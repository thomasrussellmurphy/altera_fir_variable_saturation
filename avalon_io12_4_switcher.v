==> flow/design.v <==
module avalon_io12_4_switcher
       (
         input clk,
         input [ 1: 0 ] select,
         input [ 11: 0 ] sink_data_0, sink_data_1, sink_data_2, sink_data_3,
         input sink_valid_0, sink_valid_1, sink_valid_2, sink_valid_3,
         input [ 1: 0 ] sink_error_0, sink_error_1, sink_error_2, sink_error_3,
         output [ 11: 0 ] source_data,
         output source_valid,
         output [ 1: 0 ] source_error
       );
reg [ 11: 0 ] source_data_reg;
reg source_valid_reg;
reg [ 1: 0 ] source_error_reg;
assign source_data = source_data_reg;
assign source_valid = source_valid_reg;
assign source_error = source_error_reg;
always @( posedge clk ) begin
  case ( select )
    2'b00 :
    begin
      source_data_reg <= sink_data_0;
      source_valid_reg <= sink_valid_0;
      source_error_reg <= sink_error_0;
    end
    2'b01 :
    begin
      source_data_reg <= sink_data_1;
      source_valid_reg <= sink_valid_1;
      source_error_reg <= sink_error_1;
    end
    2'b10 :
    begin
      source_data_reg <= sink_data_2;
      source_valid_reg <= sink_valid_2;
      source_error_reg <= sink_error_2;
    end
    2'b11 :
    begin
      source_data_reg <= sink_data_3;
      source_valid_reg <= sink_valid_3;
      source_error_reg <= sink_error_3;
    end
    default:
    begin
      source_data_reg <= sink_data_0;
      source_valid_reg <= sink_valid_0;
      source_error_reg <= sink_error_0;
    end
  endcase
end
endmodule
Reports on avalon_io12_4_switcher
What the tools print for avalon_io12_4_switcher, step after step.
Line numbers count from 1 in the design file above.
Cell names lack the library's common part.
{"block": "inputs", "top": "avalon_io12_4_switcher", "clock_port": "clk", "lib": "sky130hd", "lib_corner": "tt_025C_1v80"}

Elaborated design
Source: Yosys, flattened and elaborated, memories not mapped. Widths are those after wreduce; folded enables and synchronous resets count as part of the registers. Registers that Yosys merges into a memory's read port (data or address) are not register bits. Print and check cells do not count. Equal cells are merged and count once.
{"block": "bits", "ff_bits": 15, "out_inout_bits": 15}
{"block": "classes", "n_eq": 3, "n_mux": 3, "reduce_and_logical": 1}
{"block": "ops", "op": "case mux 12 bit (select 4 bit)", "count": 1}
{"block": "ops", "op": "case mux 2 bit (select 4 bit)", "count": 1}
{"block": "ops", "op": "equality test 2 bit (second input constant)", "count": 2}
{"block": "ops", "op": "case mux 1 bit (select 4 bit)", "count": 1}
{"block": "ops", "op": "equality test 2 x 1 -> 1 bit (second input constant)", "count": 1}
{"block": "ops", "op": "zero test 2 bit", "count": 1}

Logic depth
Depth = most cells in a row (Yosys ltp): at word level without a register or memory, in the mapped netlist without a sequential cell, where the memories' decode and read muxes count.
{"block": "depth", "ltp_word": 2, "abc_area": 0, "depth_mapped": 3, "mapped_depth_nobuf": 1}

Netlist
Yosys stat after the flow's synthesis: flattened, memories mapped to cells. It holds for the ABC_AREA given above (unset counts as 0); a run with the other value may have another netlist.
{"block": "mapped", "cell_count": 33, "seqArea_um2": 300.3, "ffs": 15, "synth_area_um2": 693.2}
{"block": "by_type", "cell_type": "dfxtp_1", "count": 15}
{"block": "by_type", "cell_type": "mux4_2", "count": 10}
{"block": "by_type", "cell_type": "mux4_1", "count": 5}
{"block": "by_type", "cell_type": "buf_12", "count": 1}
{"block": "by_type", "cell_type": "buf_6", "count": 1}
{"block": "by_type", "cell_type": "buf_2", "count": 1}

Timing after synthesis
OpenSTA on the mapped netlist: ideal clock, no wires. The path of least setup slack (recovery checks aside). Input and output delay are each 20% of the period. Register names are those of the netlist, which keeps one name where synthesis merged equal registers.
{"block": "synth_timing", "path_type": "input to register", "start": "input select[0]", "end": "register source_data_reg[0]", "delay_ns": 0.856, "path_buffers": 2, "tclk_ns": 1.28, "arrival_ns": 0.977, "required_ns": 1.145, "input_delay_ns": 0.256, "path_stages": 3, "launch_ns": 0.256, "path_slack_ns": 0.168, "setup_time_ns": 0.135, "period_less_setup_slack_ns": 1.112}
"delay_ns" is the arrival time less input delay plus setup time.
"path_stages" counts driving pins, that of a launching flip-flop among them; a cell with two outputs on the path counts twice.
"period_less_setup_slack_ns" = period - worst setup slack (recovery checks aside). The figure is calculated, with input and output delays left at 20% of the set period.
The rows between start and end are the longest chain of elaborated cells between them; the timing report does not say that the signal goes this way. Where chains are equally long, one stands for them.
A line is the first line of the expression or statement that the cell stems from. Yosys adds cells for indexed reads and writes and turns some case tables into memories.
At most two assigning lines are given for a register; there are more.
{"block": "synth_between", "cell_sequence": "buf_6 -> buf_12 -> mux4_2", "elab_chain_cells": 2}
{"block": "synth_lines", "item": "start: declaration", "line_no": 4, "source": "input [ 1: 0 ] select,"}
{"block": "synth_lines", "item": "equality test 2 bit", "line_no": 19, "source": "case ( select )"}
{"block": "synth_lines", "item": "case mux 12 bit (select 4 bit)", "line_no": 19}
{"block": "synth_lines", "item": "end: assignment", "line_no": 22, "source": "source_data_reg <= sink_data_0;"}
{"block": "synth_lines", "item": "end: assignment", "line_no": 28, "source": "source_data_reg <= sink_data_1;"}
{"block": "synth_lines", "item": "end: declaration", "line_no": 12, "source": "reg [ 11: 0 ] source_data_reg;"}

Timing after layout
From the final timing report of run 1: the path of least setup slack in the routed layout; clock arrival at registers is part of the times.
{"block": "layout_timing", "path_type": "register to output", "start": "register source_data_reg[9]", "end": "output source_data[9]", "path_buffers": 1, "tclk_ns": 1.17, "arrival_ns": 0.89, "launch_ns": 0.29, "path_slack_ns": 0.04, "out_delay_ns": 0.23, "required_ns": 0.94, "path_stages": 2}
At most two assigning lines are given for a register; there are more.
{"block": "layout_between", "cell_sequence": "dfxtp_1 -> clkdlybuf4s15_1", "elab_chain_cells": 0}
{"block": "layout_lines", "item": "start: declaration", "line_no": 12, "source": "reg [ 11: 0 ] source_data_reg;"}
{"block": "layout_lines", "item": "start: assignment", "line_no": 22, "source": "source_data_reg <= sink_data_0;"}
{"block": "layout_lines", "item": "start: assignment", "line_no": 28, "source": "source_data_reg <= sink_data_1;"}
{"block": "layout_lines", "item": "end: declaration", "line_no": 8, "source": "output [ 11: 0 ] source_data,"}

Settings and measured results of 2 stored flow runs for module avalon_io12_4_switcher (sky130hd), not sorted in any way. The constraints put input and output delay at 20% of the set period each and load the outputs with 0.01 pF.
By "period_reached_ns" is meant the clock period of the run minus its worst setup slack. This is arithmetic on one report: input and output delays are still those of the set period (20% each).
"worstPathTime_ns" is the time allowed to the run's worst setup path (the clock period less input and output delay, where it has them) less its slack. Clock arrival times count: a late capture clock shortens it, a late launch clock lengthens it.
"power_w" is the tool's figure for a default switching activity; nothing was simulated.

{"run": "run 1", "settings": { "period_ns": 1.17, "SETUP_SLACK_MARGIN": 0.03, "CAP_MARGIN": 20, "CORE_MARGIN": 2, "CORE_UTILIZATION": 40, "SLEW_MARGIN": 20 }, "results": { "timing.setup.ws_ns": 0.041, "worstPathTime_ns": 0.89, "critical_path_type": "register to output", "setup_tns_ns": 0.000, "design_die_area_um2": 2082.1, "layout_utilization_pct": 89.5, "hold_worst_slack_ns": 0.594, "finish.stdcell_area_um2": 1495.2, "power_w": 0.001347, "synthArea_um2": 693.2, "period_reached_ns": 1.129 }}
{"run": "run 2", "settings": { "period_ns": 0.671, "CORE_UTILIZATION": 34, "PLACE_DENSITY_LB_ADDON": 0.15, "HOLD_SLACK_MARGIN": -0.06, "CORE_ASPECT_RATIO": 1.66, "CELL_PAD_IN_SITES_DETAIL_PLACEMENT": 2, "GPL_ROUTABILITY_DRIVEN": 0, "SLEW_MARGIN": 10, "CAP_MARGIN": 20, "CORE_MARGIN": 2 }, "outcome": "no results, placement failed with DPL-0033"}
